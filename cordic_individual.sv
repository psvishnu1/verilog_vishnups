==> flow/design.v <==
`timescale 1ns / 1ps
module cordic_individual
  #(parameter i=0, bit_size = 16)
  (
    input signed [bit_size-1:0] XIN, YIN,
    input clk, reset,addsub_select,
    output yreg_sign,
    output signed [bit_size-1:0] XOUT,YOUT
  );
  wire signed [bit_size-1:0] x_shift, y_shift;
  reg signed [bit_size-1:0] x_add_out, y_add_out;
  reg signed [bit_size-1:0] x_reg, y_reg;
  assign x_shift = x_reg >>> i;
  assign y_shift = y_reg >>> i;
  always @(*)
  begin
          if(addsub_select)
          begin
                  x_add_out = x_reg - y_shift;  
                  y_add_out = y_reg + x_shift;
          end
          else
          begin
                  x_add_out = x_reg + y_shift; 
                  y_add_out = y_reg - x_shift;
          end
  end
  always @(posedge clk or posedge reset)
  begin
      if(reset)
      begin
            x_reg <= 0;
            y_reg <= 0;
      end
      else
      begin
            x_reg <= XIN;
            y_reg <= YIN;
      end
  end
    assign XOUT = x_add_out;
    assign YOUT = y_add_out;  
    assign yreg_sign = y_reg[bit_size-1]; 
endmodule
Tool chain data of cordic_individual
What the tools print for cordic_individual, step after step.
Lines are those of the file above, counted from 1.
Operators carry their Yosys type and port widths (W data, S select, Z words).
Library cell names are shortened.
The mark -- stands for no value.

design
  top module = cordic_individual
  clock input = clk
  cell library = sky130hd
  library corner = tt_025C_1v80

Elaborated design
Source: Yosys, flattened and elaborated, memories not mapped. Widths are those after wreduce; folded enables and synchronous resets count as part of the registers. Registers that Yosys merges into a memory's read port (data or address) are not register bits. Print and check cells do not count. Equal cells are merged and count once.

word-level totals
  register bits = 32
  input bits = 35
  output and inout bits = 33
  cells after elaboration = 7

operators by class
  $add $sub $neg = 3
  mux-type cells = 2

operator list
  kind              count
  $sub A16 B16 Y16  2
  $mux W16          2
  $add A16 B16 Y16  1

Depth
Depth = most cells in a row (Yosys ltp): at word level without a register or memory, in the mapped netlist without a sequential cell, where the memories' decode and read muxes count.

logic depth
  depth after elaboration = 2
  ABC_AREA = 0
  mapped depth = 10
  mapped depth without buffers = 10

Mapped cells and area
The flow's flattened synthesis, as Yosys stat reports it; memories are mapped. The netlist is that of the ABC_AREA named above (0 if unset); the other value can give another one.
Totals and module areas in this step are rounded.

mapped netlist
  standard cells after synthesis = 393
  chip area (Yosys) = 3280 um^2
  sequential area = 801 um^2
  flip-flop cells = 32

cell types
  type      count  total area (um^2)
  dfrtp_1   32     800.768
  ha_1      49     613.088
  xnor2_1   20     175.168
  inv_1     45     168.912
  a21oi_1   30     150.144
  nor2_1    34     127.622
  xor2_1    10     87.584
  o21ai_1   15     75.072
  o21ai_0   14     70.067
  nor3_1    13     65.062
  a21o_1    8      60.058
  nand2_1   16     60.058
  nor2b_1   7      43.792
  fa_1      2      40.038
  a211oi_1  5      37.536
  o21a_1    5      37.536
  nand3_1   7      35.034
  o41ai_2   2      32.531

Other cell types: 43; their cells: 79.

Timing after synthesis
OpenSTA on the mapped netlist: ideal clock, no wires. The path of least setup slack (recovery checks aside). Input and output delay are each 20% of the period. Register names are those of the netlist, which keeps one name where synthesis merged equal registers.

timing path post-synthesis
  kind = register -> output
  start = register y_reg[0]
  end = output port XOUT[14]
  period = 4.49 ns
  output delay = 0.898 ns
  launch time at the first pin = 0.000 ns
  arrival = 2.291 ns
  required time = 3.592 ns
  setup slack = 1.301 ns
  delay of the path = 2.291 ns
  driving pins on the path = 10
  synthesis period reached = 3.189 ns

"delay of the path" is the arrival time less input delay plus setup time.
At an output port there is no setup time.
"driving pins on the path": output pins that drive a net of the path, with the launching flip-flop's if there is one; two outputs of one cell count as two.
"synthesis period reached" is the clock period less the worst setup slack; recovery checks do not enter. This is arithmetic on one report: input and output delays are still those of the set period (20% each).
Between the ends stands the longest chain of elaborated cells between them, by number of cells; it is not shown to be the way that was timed. Of several equally long chains one is given.
Each line given opens the expression or statement behind the cell; cells for indexed reads and writes are added by Yosys, which also makes memories of some case tables.

on the way, post-synthesis
  path through = dfrtp_1 -> ha_1 -> fa_1 -> nor2b_1 -> o2111ai_1 -> nand4b_1 -> a221oi_2 -> a31oi_1 -> a22oi_2 -> xor2_1
  cells in the longest elaborated chain = 2
  elaborated cells between the ends (all ways) = 3
  classes of those cells = 2 x add/sub; 1 x mux

ends and longest elaborated chain, post-synthesis
  element           line  RTL
  from (decl)       12    reg signed [bit_size-1:0] x_reg, y_reg;
  from (assign)     33    y_reg <= 0;
  from (assign)     38    y_reg <= YIN;
  $add A16 B16 Y16  24    x_add_out = x_reg + y_shift;
  $mux W16          17    if(addsub_select)
  to (decl)         8     output signed [bit_size-1:0] XOUT,YOUT

Timing after layout
Path of least setup slack in the final report of run 2 (OpenROAD, finished layout, wires in). Where an end is a register, its clock arrival counts in the times.

timing path post-layout
  kind = register -> output
  start = register x_reg[7]
  end = output port YOUT[15]
  period = 5.11 ns
  output delay = 1.02 ns
  launch time at the first pin = 0.29 ns
  arrival = 3.37 ns
  required time = 4.09 ns
  setup slack = 0.72 ns
  driving pins on the path = 11

Between the ends stands the longest chain of elaborated cells between them, by number of cells; it is not shown to be the way that was timed. Of several equally long chains one is given.

on the way, post-layout
  path through = dfrtp_1 -> inv_1 -> ha_1 -> nor4_2 -> o21ai_0 -> a21boi_1 -> a31o_2 -> a31oi_2 -> xor2_1 -> a211oi_1 -> clkdlybuf4s50_1
  cells in the longest elaborated chain = 2
  elaborated cells between the ends (all ways) = 3
  classes of those cells = 2 x add/sub; 1 x mux

ends and longest elaborated chain, post-layout
  element           line  RTL
  from (decl)       12    reg signed [bit_size-1:0] x_reg, y_reg;
  from (assign)     32    x_reg <= 0;
  from (assign)     37    x_reg <= XIN;
  $sub A16 B16 Y16  25    y_add_out = y_reg - x_shift;
  $mux W16          17    if(addsub_select)
  to (decl)         8     output signed [bit_size-1:0] XOUT,YOUT

# Flow runs of cordic_individual

Top module cordic_individual; platform sky130hd; tools Yosys and OpenROAD; 2 stored runs in no particular order. Input and output delays are each 20% of the period that was set; the output load is 0.01 pF.
"period achieved": clock period set for the run, less the worst setup slack. It is reckoned from that one timing run; input and output delays stay at 20% of the period that was set.
"power consumption" is the tool's figure for a default switching activity; nothing was simulated.
Values from the reports are rounded here.
Settings: - = not set for that run.
Among the results, - means that no value is shown for the run.

setting or result                         run 1  run 2
period_ns                                 2.33   5.11
CORE_UTILIZATION                          52     40
SETUP_SLACK_MARGIN                        -0.06  -
CORE_ASPECT_RATIO                         1.99   -
CELL_PAD_IN_SITES_GLOBAL_PLACEMENT        0      -
CELL_PAD_IN_SITES_DETAIL_PLACEMENT        1      -
ABC_AREA                                  1      -
GPL_TIMING_DRIVEN                         0      -
CAP_MARGIN                                40     20
CORE_MARGIN                               2      2
SLEW_MARGIN                               20     20
standard-cell area after layout (um^2)    -      4140
utilization after routing                 -      0.512
setup TNS (ns)                            -      0.000
chip area after synthesis (Yosys) (um^2)  -      3280
overall die area (um^2)                   -      8940
setup slack of the critical path (ns)     -      0.716
power consumption (uW)                    -      1010
period achieved (ns)                      -      4.394

Run 1: no final report: clock tree synthesis broke off with DPL-0033
